==> flow/design.v <==
module L2cache_prefnum#(
    parameter   addr_width=4,
                data_width=3,
                way=8
)
(
    input       clk,rstn,
    input       [addr_width-1:0]num_addr_read,
    input       [addr_width-1:0]num_addr_write,
    input       [data_width-1:0]num_din,
    output      [data_width-1:0]num_dout,
    input       [way-1:0]hit,
    input       [way-1:0]num_we,
    input       clear
    );
wire [data_width-1:0]num_data[way-1:0];
L2cache_prefnum_lut #(
    .DATA_WIDTH(data_width),
    .ADDR_WIDTH(addr_width)
)
way0(
    .clk(clk),.rstn(rstn),
    .waddr(num_addr_write),
    .din(num_din),
    .we(num_we[0]),
    .raddr(num_addr_read),
    .dout(num_data[0]),
    .clear(clear & num_we[0])
);
L2cache_prefnum_lut #(
    .DATA_WIDTH(data_width),
    .ADDR_WIDTH(addr_width)
)
way1(
    .clk(clk),.rstn(rstn),
    .waddr(num_addr_write),
    .din(num_din),
    .we(num_we[1]),
    .raddr(num_addr_read),
    .dout(num_data[1]),
    .clear(clear & num_we[1])
);
L2cache_prefnum_lut #(
    .DATA_WIDTH(data_width),
    .ADDR_WIDTH(addr_width)
)
way2(
    .clk(clk),.rstn(rstn),
    .waddr(num_addr_write),
    .din(num_din),
    .we(num_we[2]),
    .raddr(num_addr_read),
    .dout(num_data[2]),
    .clear(clear & num_we[2])
);
L2cache_prefnum_lut #(
    .DATA_WIDTH(data_width),
    .ADDR_WIDTH(addr_width)
)
way3(
    .clk(clk),.rstn(rstn),
    .waddr(num_addr_write),
    .din(num_din),
    .we(num_we[3]),
    .raddr(num_addr_read),
    .dout(num_data[3]),
    .clear(clear & num_we[3])
);
L2cache_prefnum_lut #(
    .DATA_WIDTH(data_width),
    .ADDR_WIDTH(addr_width)
)
way4(
    .clk(clk),.rstn(rstn),
    .waddr(num_addr_write),
    .din(num_din),
    .we(num_we[4]),
    .raddr(num_addr_read),
    .dout(num_data[4]),
    .clear(clear & num_we[4])
);
L2cache_prefnum_lut #(
    .DATA_WIDTH(data_width),
    .ADDR_WIDTH(addr_width)
)
way5(
    .clk(clk),.rstn(rstn),
    .waddr(num_addr_write),
    .din(num_din),
    .we(num_we[5]),
    .raddr(num_addr_read),
    .dout(num_data[5]),
    .clear(clear & num_we[5])
);
L2cache_prefnum_lut #(
    .DATA_WIDTH(data_width),
    .ADDR_WIDTH(addr_width)
)
way6(
    .clk(clk),.rstn(rstn),
    .waddr(num_addr_write),
    .din(num_din),
    .we(num_we[6]),
    .raddr(num_addr_read),
    .dout(num_data[6]),
    .clear(clear & num_we[6])
);
L2cache_prefnum_lut #(
    .DATA_WIDTH(data_width),
    .ADDR_WIDTH(addr_width)
)
way7(
    .clk(clk),.rstn(rstn),
    .waddr(num_addr_write),
    .din(num_din),
    .we(num_we[7]),
    .raddr(num_addr_read),
    .dout(num_data[7]),
    .clear(clear & num_we[7])
);
assign num_dout = hit[0] ? num_data[0] :
                  hit[1] ? num_data[1] :
                  hit[2] ? num_data[2] :
                  hit[3] ? num_data[3] :
                  hit[4] ? num_data[4] :
                  hit[5] ? num_data[5] :
                  hit[6] ? num_data[6] :
                  hit[7] ? num_data[7] : 0;
endmodule
module L2cache_prefnum_lut #(
    parameter DATA_WIDTH = 32,
              ADDR_WIDTH = 8
)
(
    input clk,rstn,                     
    input [ADDR_WIDTH-1:0] raddr,   
    input [ADDR_WIDTH-1:0] waddr,
    input [DATA_WIDTH-1:0] din,    
    input we,                      
    output [DATA_WIDTH-1:0] dout,
    input clear
); 
    reg [DATA_WIDTH-1:0] dout_r;
    reg [DATA_WIDTH-1:0] ram [0:(1 << ADDR_WIDTH)-1];
    integer i;
    initial begin
        for (i = 0; i < (1 << ADDR_WIDTH); i = i + 1) begin
            ram[i] = 0;
        end
    end
    assign dout = dout_r;
    always @(posedge clk) begin
        if(!rstn)dout_r <= 0;
        else dout_r <= (waddr == raddr && we) ? din : ram[raddr];
        if (we) ram[waddr] <= din;
        else if(clear) ram[waddr] <= {DATA_WIDTH{1'b0}};
    end
endmodule
Tool chain data of L2cache_prefnum
Tool output for the design above, in the order of the flow.
Lines are those of the file above, counted from 1.
Operators carry their Yosys type and port widths (W data, S select, Z words).
Library cell names are shortened.
{"block": "inputs", "top": "L2cache_prefnum", "clock": "clk", "lib": "sky130hd", "lib_corner": "tt_025C_1v80"}

Elaborated design
Yosys after proc, flatten, opt, wreduce and memory -nomap, before mapping. Enables and synchronous resets that opt folds into registers are not counted as muxes. Memory bits, and registers merged into a memory's read port (data or address), are not among the register bits. Print and check cells are not counted.
Yosys's memory passes give these memory sizes; they may raise the number of words (mostly to a power of two), join words into wider ones and drop unused or constant bits.
{"block": "classes", "mux": 48, "n_logic": 16, "n_reduce_logical": 8}
{"block": "op_table", "operator": "$mux W3", "n": 24}
{"block": "op_table", "operator": "$mux W1", "n": 24}
{"block": "op_table", "operator": "$and A1 B1 Y1", "n": 8}
{"block": "op_table", "operator": "$or A1 B1 Y1", "n": 8}
{"block": "op_table", "operator": "$logic_not A1 Y1", "n": 8}
{"block": "bits", "ff_bits": 0, "ram_bits": 384, "clocked_rd_ports_x_width": 24, "mem_count": 8, "inputBits": 30, "output_inout_bits": 3, "word_cells": 80}
{"block": "memory_table", "name": "way0.ram", "words": 16, "word_bits": 3, "rd": 1, "write_ports": 1, "line": 144, "text": "reg [DATA_WIDTH-1:0] ram [0:(1 << ADDR_WIDTH)-1];"}
{"block": "memory_table", "name": "way1.ram", "words": 16, "word_bits": 3, "rd": 1, "write_ports": 1, "line": 144}
{"block": "memory_table", "name": "way2.ram", "words": 16, "word_bits": 3, "rd": 1, "write_ports": 1, "line": 144}
{"block": "memory_table", "name": "way3.ram", "words": 16, "word_bits": 3, "rd": 1, "write_ports": 1, "line": 144}
{"block": "memory_table", "name": "way4.ram", "words": 16, "word_bits": 3, "rd": 1, "write_ports": 1, "line": 144}
{"block": "memory_table", "name": "way5.ram", "words": 16, "word_bits": 3, "rd": 1, "write_ports": 1, "line": 144}
Memories not listed: 2.

Longest topological paths
Depth = most cells in a row (Yosys ltp): at word level without a register or memory, in the mapped netlist without a sequential cell, where the memories' decode and read muxes count.
{"block": "depth", "word_depth": 8, "abc_area": 1, "mapped_depth": 12, "depth_no_buf": 9}

Synthesis result
Source: synth_stat.txt of the flow (Yosys; design flattened, memories mapped). It holds for the ABC_AREA given above (unset counts as 0); a run with the other value may have another netlist.
The area totals of this step are shown rounded.
{"block": "mapped", "mapped_cells": 1896, "area_um2": 18000, "sequential_area_um2": 12000, "ff_cells": 408, "buf_cells": 117}
{"block": "by_type", "cell_type": "edfxtp_1", "n": 384, "area_total_um2": 1.15E+04}
{"block": "by_type", "cell_type": "nand2_1", "n": 645, "area_total_um2": 2.42E+03}
{"block": "by_type", "cell_type": "nand3_1", "n": 267, "area_total_um2": 1.34E+03}
{"block": "by_type", "cell_type": "inv_1", "n": 240, "area_total_um2": 900.864}
{"block": "by_type", "cell_type": "nor2_1", "n": 188, "area_total_um2": 705.677}
{"block": "by_type", "cell_type": "dfxtp_1", "n": 24, "area_total_um2": 480.461}
{"block": "by_type", "cell_type": "buf_2", "n": 55, "area_total_um2": 275.264}
{"block": "by_type", "cell_type": "clkbuf_1", "n": 46, "area_total_um2": 172.666}
{"block": "by_type", "cell_type": "nand3_2", "n": 8, "area_total_um2": 80.077}
{"block": "by_type", "cell_type": "a21oi_1", "n": 15, "area_total_um2": 75.072}
{"block": "by_type", "cell_type": "buf_1", "n": 13, "area_total_um2": 48.797}
{"block": "by_type", "cell_type": "xor2_1", "n": 3, "area_total_um2": 26.275}
{"block": "by_type", "cell_type": "buf_4", "n": 3, "area_total_um2": 22.522}
{"block": "by_type", "cell_type": "nor2_4", "n": 2, "area_total_um2": 22.522}
{"block": "by_type", "cell_type": "inv_2", "n": 3, "area_total_um2": 11.261}

Timing after synthesis
OpenSTA on the mapped netlist: ideal clock, no wires. The path of least setup slack (recovery checks aside). Input and output delay are each 20% of the period. Register names are those of the netlist, which keeps one name where synthesis merged equal registers.
{"block": "synth_path", "kind": "input -> register", "start": "input port num_addr_read[2]", "end": "register way0.dout_r[0]", "tclk_ns": 2.35, "in_delay_ns": 0.470, "setup_ns": 0.109, "t_first_pin_ns": 0.470, "arrival_ns": 1.419, "required_ns": 2.241, "path_slack_ns": 0.823, "delay_ns": 1.058, "driving_pins": 8, "path_buffers": 1, "synth_period_reached_ns": 1.527}
"delay_ns" = arrival - input delay + setup time.
"driving_pins": output pins that drive a net of the path, with the launching flip-flop's if there is one; two outputs of one cell count as two.
"synth_period_reached_ns" = period - worst setup slack (recovery checks aside). The figure is calculated, with input and output delays left at 20% of the set period.
{"block": "synth_between", "path_cell_list": "buf_2 -> xor2_1 -> nor2_4 -> nand3_2 -> nor2_1 -> nor2_1 -> nand2_1 -> inv_1"}
{"block": "synth_lines", "item": "from (decl)", "line": 8, "text": "input       [addr_width-1:0]num_addr_read,"}
{"block": "synth_lines", "item": "to (decl)", "line": 143, "text": "reg [DATA_WIDTH-1:0] dout_r;"}
No chain of elaborated cells between the ends is given.

Path in the finished layout
Path of least setup slack in the final report of run 1 (OpenROAD, finished layout, wires in). Where an end is a register, its clock arrival counts in the times.
{"block": "layout_path", "kind": "input -> output", "start": "input port hit[6]", "end": "output port num_dout[0]", "tclk_ns": 2.95, "in_delay_ns": 0.59, "output_delay_ns": 0.59, "t_first_pin_ns": 0.59, "arrival_ns": 2.19, "required_ns": 2.36, "path_slack_ns": 0.17, "driving_pins": 11, "path_buffers": 2}
The rows between start and end are the longest chain of elaborated cells between them; the timing report does not say that the signal goes this way. Where chains are equally long, one stands for them.
Each line given opens the expression or statement behind the cell; cells for indexed reads and writes are added by Yosys, which also makes memories of some case tables.
{"block": "layout_between", "path_cell_list": "clkdlybuf4s50_1 -> inv_1 -> nand3_1 -> nand2_1 -> nand2_1 -> nand2_1 -> nand2_1 -> nand2_1 -> nand2_1 -> nand2_1 -> clkdlybuf4s50_1", "elab_chain_cells": 7, "cone_cells": 7, "lines_between": 7, "classes_between": "7 x mux"}
{"block": "layout_lines", "item": "from (decl)", "line": 12, "text": "input       [way-1:0]hit,"}
{"block": "layout_lines", "item": "$mux W3", "line": 127, "text": "hit[6] ? num_data[6] :"}
{"block": "layout_lines", "item": "$mux W3", "line": 126, "text": "hit[5] ? num_data[5] :"}
{"block": "layout_lines", "item": "$mux W3", "line": 125, "text": "hit[4] ? num_data[4] :"}
{"block": "layout_lines", "item": "$mux W3", "line": 124, "text": "hit[3] ? num_data[3] :"}
{"block": "layout_lines", "item": "$mux W3", "line": 123, "text": "hit[2] ? num_data[2] :"}
{"block": "layout_lines", "item": "$mux W3", "line": 122, "text": "hit[1] ? num_data[1] :"}
{"block": "layout_lines", "item": "$mux W3", "line": 121, "text": "assign num_dout = hit[0] ? num_data[0] :"}
{"block": "layout_lines", "item": "to (decl)", "line": 11, "text": "output      [data_width-1:0]num_dout,"}

Appendix: measured runs

Settings and measured results of 2 stored flow runs for module L2cache_prefnum (sky130hd), not sorted in any way. The constraints put input and output delay at 20% of the set period each and load the outputs with 0.01 pF.
"achievedPeriod_ns" = clock period - worst setup slack. The figure is calculated, with input and output delays left at 20% of the set period.
"worstPathTime_ns" means the part of the period allowed to the worst setup path (the constraints hold back 20% at inputs and 20% at outputs) less its slack; where the path has registers, the arrival times of their clocks count too.
"fin_power_mw" rests on the timing tool's default activity at the inputs, not on a simulated workload.
Results are given in rounded form.

{"run": "run 1", "settings": { "period_ns": 2.95, "CORE_UTILIZATION": 33, "SETUP_SLACK_MARGIN": -0.27, "PLACE_DENSITY_LB_ADDON": 0.2, "CELL_PAD_IN_SITES_GLOBAL_PLACEMENT": 3, "ABC_AREA": 1, "GPL_TIMING_DRIVEN": 0, "CTS_CLUSTER_DIAMETER": 334, "CAP_MARGIN": 30, "SLEW_MARGIN": 40, "CORE_MARGIN": 2 }, "results": { "synthArea_um2": 18000, "total_die_area_um2": 57000, "finish.stdcell_area_um2": 21000, "finalUtil_pct": 38, "worst_setup_slack_ns": 0.17, "total_negative_slack_ns": 0.000, "timing.hold.ws_ns": 0.49, "fin_power_mw": 14, "achievedPeriod_ns": 2.778, "worstPathTime_ns": 1.60, "critical_path_type": "input -> output" }}
{"run": "run 2", "settings": { "period_ns": 1.91, "CORE_UTILIZATION": 32, "SETUP_SLACK_MARGIN": 0.17, "PLACE_DENSITY_LB_ADDON": 0.14, "CORE_MARGIN": 6, "TNS_END_PERCENT": 20, "ABC_AREA": 0, "GPL_ROUTABILITY_DRIVEN": 0, "CTS_CLUSTER_SIZE": 79, "CTS_CLUSTER_DIAMETER": 269, "CAP_MARGIN": 20, "SLEW_MARGIN": 20 }, "results": { "synthArea_um2": 16000, "total_die_area_um2": 57000, "finish.stdcell_area_um2": 19000, "finalUtil_pct": 37, "worst_setup_slack_ns": -0.53, "total_negative_slack_ns": -1.5, "timing.hold.ws_ns": 0.21, "fin_power_mw": 15, "achievedPeriod_ns": 2.444, "worstPathTime_ns": 2.06, "critical_path_type": "register -> output" }}
